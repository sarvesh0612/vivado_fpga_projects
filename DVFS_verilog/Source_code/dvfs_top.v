==> flow/design.v <==
`timescale 1ns / 1ps
module dvfs_display(
    input  wire [1:0] value,
    output reg  [6:0] seg,
    output reg  [3:0] an
    );
    always @(*) begin
        an = 4'b1110;   
        case (value)
            2'd0: seg = 7'b1000000;  
            2'd1: seg = 7'b1111001;  
            2'd2: seg = 7'b0100100;  
            2'd3: seg = 7'b0110000;  
            default: seg = 7'b1111111;  
        endcase
    end
endmodule
`timescale 1ns / 1ps
module dvfs_top(
    input  wire clk,             
    input  wire [1:0] sw,        
    input  wire btnC,            
    output wire [3:0] led,       
    output wire [6:0] seg,       
    output wire [3:0] an,        
    output wire [2:0] voltage,   
    output wire [1:0] performance_state   
    );
    wire rst_n = btnC;    
    reg [7:0] util;
    always @(*) begin
        case (sw)
            2'b00: util = 8'd20;     
            2'b01: util = 8'd80;     
            2'b10: util = 8'd160;    
            2'b11: util = 8'd240;    
            default: util = 8'd0;
        endcase
    end
    wire [1:0] pstate;
    wire [2:0] voltage_code;
    dvfs_utility util_inst (
        .clk(clk),
        .rst_n(rst_n),
        .util(util),
        .pstate(pstate),
        .voltage_code(voltage_code)
    );
    reg [31:0] div_value;
    always @(*) begin
        case (pstate)
            2'd0: div_value = 32'd25_000_000;    
            2'd1: div_value = 32'd50_000_000;    
            2'd2: div_value = 32'd100_000_000;   
            2'd3: div_value = 32'd200_000_000;   
            default: div_value = 32'd50_000_000;
        endcase
    end
    reg [31:0] counter = 0;
    reg led_out = 0;
    always @(posedge clk or negedge rst_n) begin
        if (!rst_n) begin
            counter <= 0;
            led_out <= 0;
        end else if (counter >= div_value) begin
            counter <= 0;
            led_out <= ~led_out;
        end else begin
            counter <= counter + 1;
        end
    end
    assign led[0]   = led_out;
    assign led[3:1] = voltage_code;
    assign voltage  = voltage_code;
    assign performance_state = pstate;
    dvfs_display disp_inst (
        .value(pstate),
        .seg(seg),
        .an(an)
    );
endmodule
`timescale 1ns / 1ps
module dvfs_utility(
    input  wire clk,
    input  wire rst_n,
    input  wire [7:0] util,         
    output reg  [1:0] pstate,       
    output reg  [2:0] voltage_code  
    );
    always @(posedge clk or negedge rst_n) begin
        if (!rst_n) begin
            pstate <= 2'd0;
            voltage_code <= 3'd0;
        end else begin
            if (util > 8'd200) begin
                pstate <= 2'd0; voltage_code <= 3'd7;  
            end else if (util > 8'd120) begin
                pstate <= 2'd1; voltage_code <= 3'd5;  
            end else if (util > 8'd40) begin
                pstate <= 2'd2; voltage_code <= 3'd3;  
            end else begin
                pstate <= 2'd3; voltage_code <= 3'd1;  
            end
        end
    end
endmodule
-- Tool chain data of dvfs_top
Tool output for the design above, in the order of the flow.
Lines are those of the file above, counted from 1.
Library cell names are shortened.
The mark n/a stands for no value.
- design top: dvfs_top
- clock: clk
- library: sky130hd
- corner: tt_025C_1v80

-- Word level
Source: Yosys, flattened and elaborated, memories not mapped. Widths are those after wreduce; folded enables and synchronous resets count as part of the registers. Registers that Yosys merges into a memory's read port (data or address) are not register bits. Print and check cells do not count. Equal cells are merged and count once.
- $add $sub $neg at 1
- $lt $le $gt $ge: 4
- eq/ne operators: 6
- multiplexer cells at 10
- bitwise logic cells: 1
- noted reductions and logical operators: 2
- operators by type and width (kind ; number):
    32-bit case mux with 4-bit select ; 1
    32-bit by 1-bit adder with 32-bit output (second input constant) ; 1
    32-bit >= comparator ; 1
    8-bit case mux with 4-bit select ; 1
    32-bit two-way mux ; 1
    7-bit case mux with 4-bit select ; 1
    2-bit == test (second input constant) ; 4
    8-bit by 6-bit > comparator with 1-bit output (second input constant) ; 1
    8-bit by 7-bit > comparator with 1-bit output (second input constant) ; 1
    8-bit > comparator (second input constant) ; 1
    3-bit two-way mux ; 2
    2-bit two-way mux ; 3
    2-bit by 1-bit == test with 1-bit output (second input constant) ; 2
    2-bit logical NOT ; 2
    1-bit inverter ; 1
    1-bit two-way mux ; 1
- flip-flop bits (word level) at 38
- noted input bits: 4
- output and inout port bits: 20

-- Depth
Longest topological path by Yosys (ltp), each cell counted once; first at word level (registers and memories cut), then after technology mapping (sequential cells cut; the memories' decode and read muxes count).
- depth after elaboration at 6
- noted ABC_AREA: 0
- noted mapped depth: 10

-- Synthesis result
Yosys stat after the flow's synthesis: flattened, memories mapped to cells. It holds for the ABC_AREA given above (unset counts as 0); a run with the other value may have another netlist.
- mapped cells at 235
- cell area after synthesis at 0.0022346 mm²
- noted sequential part of the area: 0.0009509 mm²
- flip-flops at 38
- cells by type (cell ; number ; area in all (µm²)):
    dfrtp_1 ; 38 ; 950.912
    ha_1 ; 20 ; 250.24
    xnor2_1 ; 17 ; 148.893
    nor2_1 ; 35 ; 131.376
    buf_4 ; 11 ; 82.579
    xor2_1 ; 9 ; 78.826
    nand4_1 ; 11 ; 68.816
    inv_1 ; 18 ; 67.565
    nor4_1 ; 10 ; 62.56
    nand2_1 ; 14 ; 52.55
    and4_1 ; 5 ; 43.792
    nand3_1 ; 8 ; 40.038
    clkbuf_1 ; 6 ; 22.522
    nor3_1 ; 4 ; 20.019
    xor2_2 ; 1 ; 16.266
    a211oi_1 ; 2 ; 15.014
    or4_1 ; 2 ; 15.014
    and2_1 ; 2 ; 12.512
Other cell types: 19; their cells: 22.
By module: a second synthesis without flattening, with its own total; a netlist apart from the flattened one above.
- cell total of the unflattened synthesis: 251
- area (unflattened synthesis): 0.0023385 mm²
Each row is one instance without its submodules.
- by module (module ; times used ; cells ; area (mm²)):
    dvfs_top ; 1 ; 220 ; 0.0020545
    dvfs_utility ; 1 ; 18 ; 0.0002027
    dvfs_display ; 1 ; 13 ; 0.0000813

-- Path before layout
OpenSTA on the mapped netlist: ideal clock, no wires. The path of least setup slack (recovery checks aside). Input and output delay are each 20% of the period. Register names are those of the netlist, which keeps one name where synthesis merged equal registers.
- path kind: register to register
- start point: reg util_inst.pstate[1]
- end point: reg counter[21]
- clock period at 2360 ps
- library setup time: 121 ps
- noted time at the first pin: 0 ps
- arrival time: 2058 ps
- required time: 2239 ps
- setup slack: 181 ps
- noted path delay: 2179 ps
- stages on the path at 10
- buffers on the path at 1
- synthesis period reached: 2179 ps
"path delay" = arrival - input delay + setup time.
"stages on the path" counts driving pins, that of a launching flip-flop among them; a cell with two outputs on the path counts twice.
"synthesis period reached" = period - worst setup slack (recovery checks aside). The figure is calculated, with input and output delays left at 20% of the set period.
The rows between start and end are the longest chain of elaborated cells between them; the timing report does not say that the signal goes this way. Where chains are equally long, one stands for them.
A line is the first line of the expression or statement that the cell stems from. Yosys adds cells for indexed reads and writes and turns some case tables into memories.
A register here has more assigning lines than the two given.
- path through: dfrtp_1 > inv_1 > nand2_1 > inv_1 > ha_1 > nand4_1 > or4_1 > o21ai_2 > buf_2 > nor2_1
- cells in the longest elaborated chain at 4
- noted elaborated cells on any way between the ends: 7
- those cells by class: 1 x compare; 3 x eq/ne; 2 x mux; 1 x reduce/logical
- ends and longest elaborated chain, post-synthesis (item ; RTL line ; source):
    start, declared ; 87 ; output reg  [1:0] pstate,
    start, assigned ; 92 ; pstate <= 2'd0;
    start, assigned ; 96 ; pstate <= 2'd0; voltage_code <= 3'd7;
    2-bit == test ; 51 ; case (pstate)
    32-bit case mux with 4-bit select ; 51 ;
    32-bit >= comparator ; 65 ; end else if (counter >= div_value) begin
    32-bit two-way mux ; 65 ;
    end, assigned ; 66 ; counter <= 0;
    end, assigned ; 69 ; counter <= counter + 1;
    end, declared ; 59 ; reg [31:0] counter = 0;

-- Worst path after layout
From the final timing report of run 1: the path of least setup slack in the routed layout; clock arrival at registers is part of the times.
The report prints the path's times to 10 ps; the period is as set.
- path kind: register to register
- start point: reg util_inst.pstate[0]
- end point: reg led_out
- clock period at 3020 ps
- library setup time: 70 ps
- noted time at the first pin: 270 ps
- arrival time: 2610 ps
- required time: 3220 ps
- setup slack: 620 ps
- stages on the path at 10
- buffers on the path at 1
The rows between start and end are the longest chain of elaborated cells between them; the timing report does not say that the signal goes this way. Where chains are equally long, one stands for them.
A register here has more assigning lines than the two given.
- path through: dfrtp_1 > nor2_1 > inv_1 > ha_1 > nor2_1 > or3_1 > o311a_1 > o21ai_2 > buf_4 > xor2_2
- cells in the longest elaborated chain at 3
- noted elaborated cells on any way between the ends: 6
- those cells by class: 1 x compare; 3 x eq/ne; 1 x mux; 1 x reduce/logical
- ends and longest elaborated chain, after layout (item ; RTL line ; source):
    start, declared ; 87 ; output reg  [1:0] pstate,
    start, assigned ; 92 ; pstate <= 2'd0;
    start, assigned ; 96 ; pstate <= 2'd0; voltage_code <= 3'd7;
    2-bit == test ; 51 ; case (pstate)
    32-bit case mux with 4-bit select ; 51 ;
    32-bit >= comparator ; 65 ; end else if (counter >= div_value) begin
    end, assigned ; 64 ; led_out <= 0;
    end, assigned ; 67 ; led_out <= ~led_out;
    end, declared ; 60 ; reg led_out = 0;

FLOW RESULTS
============

Top module dvfs_top; platform sky130hd; tools Yosys and OpenROAD; 2 stored runs in no particular order. Input and output delays are each 20% of the period that was set; the output load is 0.01 pF.
"period achieved" is the run's clock period less its worst setup slack. It is reckoned from that one timing run; input and output delays stay at 20% of the period that was set.
"worst path time" is the time allowed to the run's worst setup path (the clock period less input and output delay, where it has them) less its slack. Clock arrival times count: a late capture clock shortens it, a late launch clock lengthens it.
"power consumption" rests on the timing tool's default activity at the inputs, not on a simulated workload.
"worst path time" is given in steps of 10 ps.

Run 1

==> flow/run.sh <==
#!/bin/bash
# the make line also repeats the synthesis and layout settings of config.mk as NAME=value (left out here)
make -C /OpenROAD-flow-scripts/flow DESIGN_CONFIG=/design/flow/config.mk WORK_HOME=/design/flow/orfs CLKGATE_MAP_FILE= finish
==> flow/config.mk <==
export PLATFORM = sky130hd
export DESIGN_NAME = dvfs_top
export DESIGN_NICKNAME = dvfs_top
export VERILOG_FILES = /design/flow/design.v
export SDC_FILE = /design/flow/constraint.sdc
export NUM_CORES = 4
export LEC_CHECK = 0
export CAP_MARGIN = 20
export CORE_MARGIN = 2
export CORE_UTILIZATION = 19
export CTS_CLUSTER_DIAMETER = 285
export CTS_CLUSTER_SIZE = 97
export GPL_ROUTABILITY_DRIVEN = 0
export GPL_TIMING_DRIVEN = 1
export SETUP_SLACK_MARGIN = 0.22
export SLEW_MARGIN = 40
export TNS_END_PERCENT = 80
==> flow/constraint.sdc <==
create_clock -name core_clock -period 3.02 [get_ports {clk}]
set_input_delay 0.6040 -clock core_clock [delete_from_list [all_inputs] [get_ports {clk}]]
set_output_delay 0.6040 -clock core_clock [all_outputs]
set_load 0.01 [all_outputs]

Measured in run 1:
- standard-cell area after routing at 0.0026688 mm²
- sum of negative setup slack: 0 ps
- area of the synthesized netlist at 0.0022346 mm²
- power consumption: 1.118 mW
- area of the die: 0.012645 mm²
- worst path time: 2400 ps
- worst path kind: register to register
- post-layout utilization: 23.3%
- setup slack of the worst path at 618 ps
- period achieved at 2402 ps

Run 2

==> flow/run.sh <==
#!/bin/bash
# the make line also repeats the synthesis and layout settings of config.mk as NAME=value (left out here)
make -C /OpenROAD-flow-scripts/flow DESIGN_CONFIG=/design/flow/config.mk WORK_HOME=/design/flow/orfs CLKGATE_MAP_FILE= finish
==> flow/config.mk <==
export PLATFORM = sky130hd
export DESIGN_NAME = dvfs_top
export DESIGN_NICKNAME = dvfs_top
export VERILOG_FILES = /design/flow/design.v
export SDC_FILE = /design/flow/constraint.sdc
export NUM_CORES = 4
export LEC_CHECK = 0
export CAP_MARGIN = 20
export CORE_MARGIN = 2
export CORE_UTILIZATION = 21
export SLEW_MARGIN = 20
==> flow/constraint.sdc <==
create_clock -name core_clock -period 2.5 [get_ports {clk}]
set_input_delay 0.5000 -clock core_clock [delete_from_list [all_inputs] [get_ports {clk}]]
set_output_delay 0.5000 -clock core_clock [all_outputs]
set_load 0.01 [all_outputs]

Measured in run 2:
- standard-cell area after routing at 0.0026 mm²
- sum of negative setup slack: 0 ps
- area of the synthesized netlist at 0.0022346 mm²
- power consumption: 1.205 mW
- area of the die: 0.0114822 mm²
- worst path time: 2340 ps
- worst path kind: register to register
- post-layout utilization: 25.2%
- setup slack of the worst path at 164 ps
- period achieved at 2336 ps
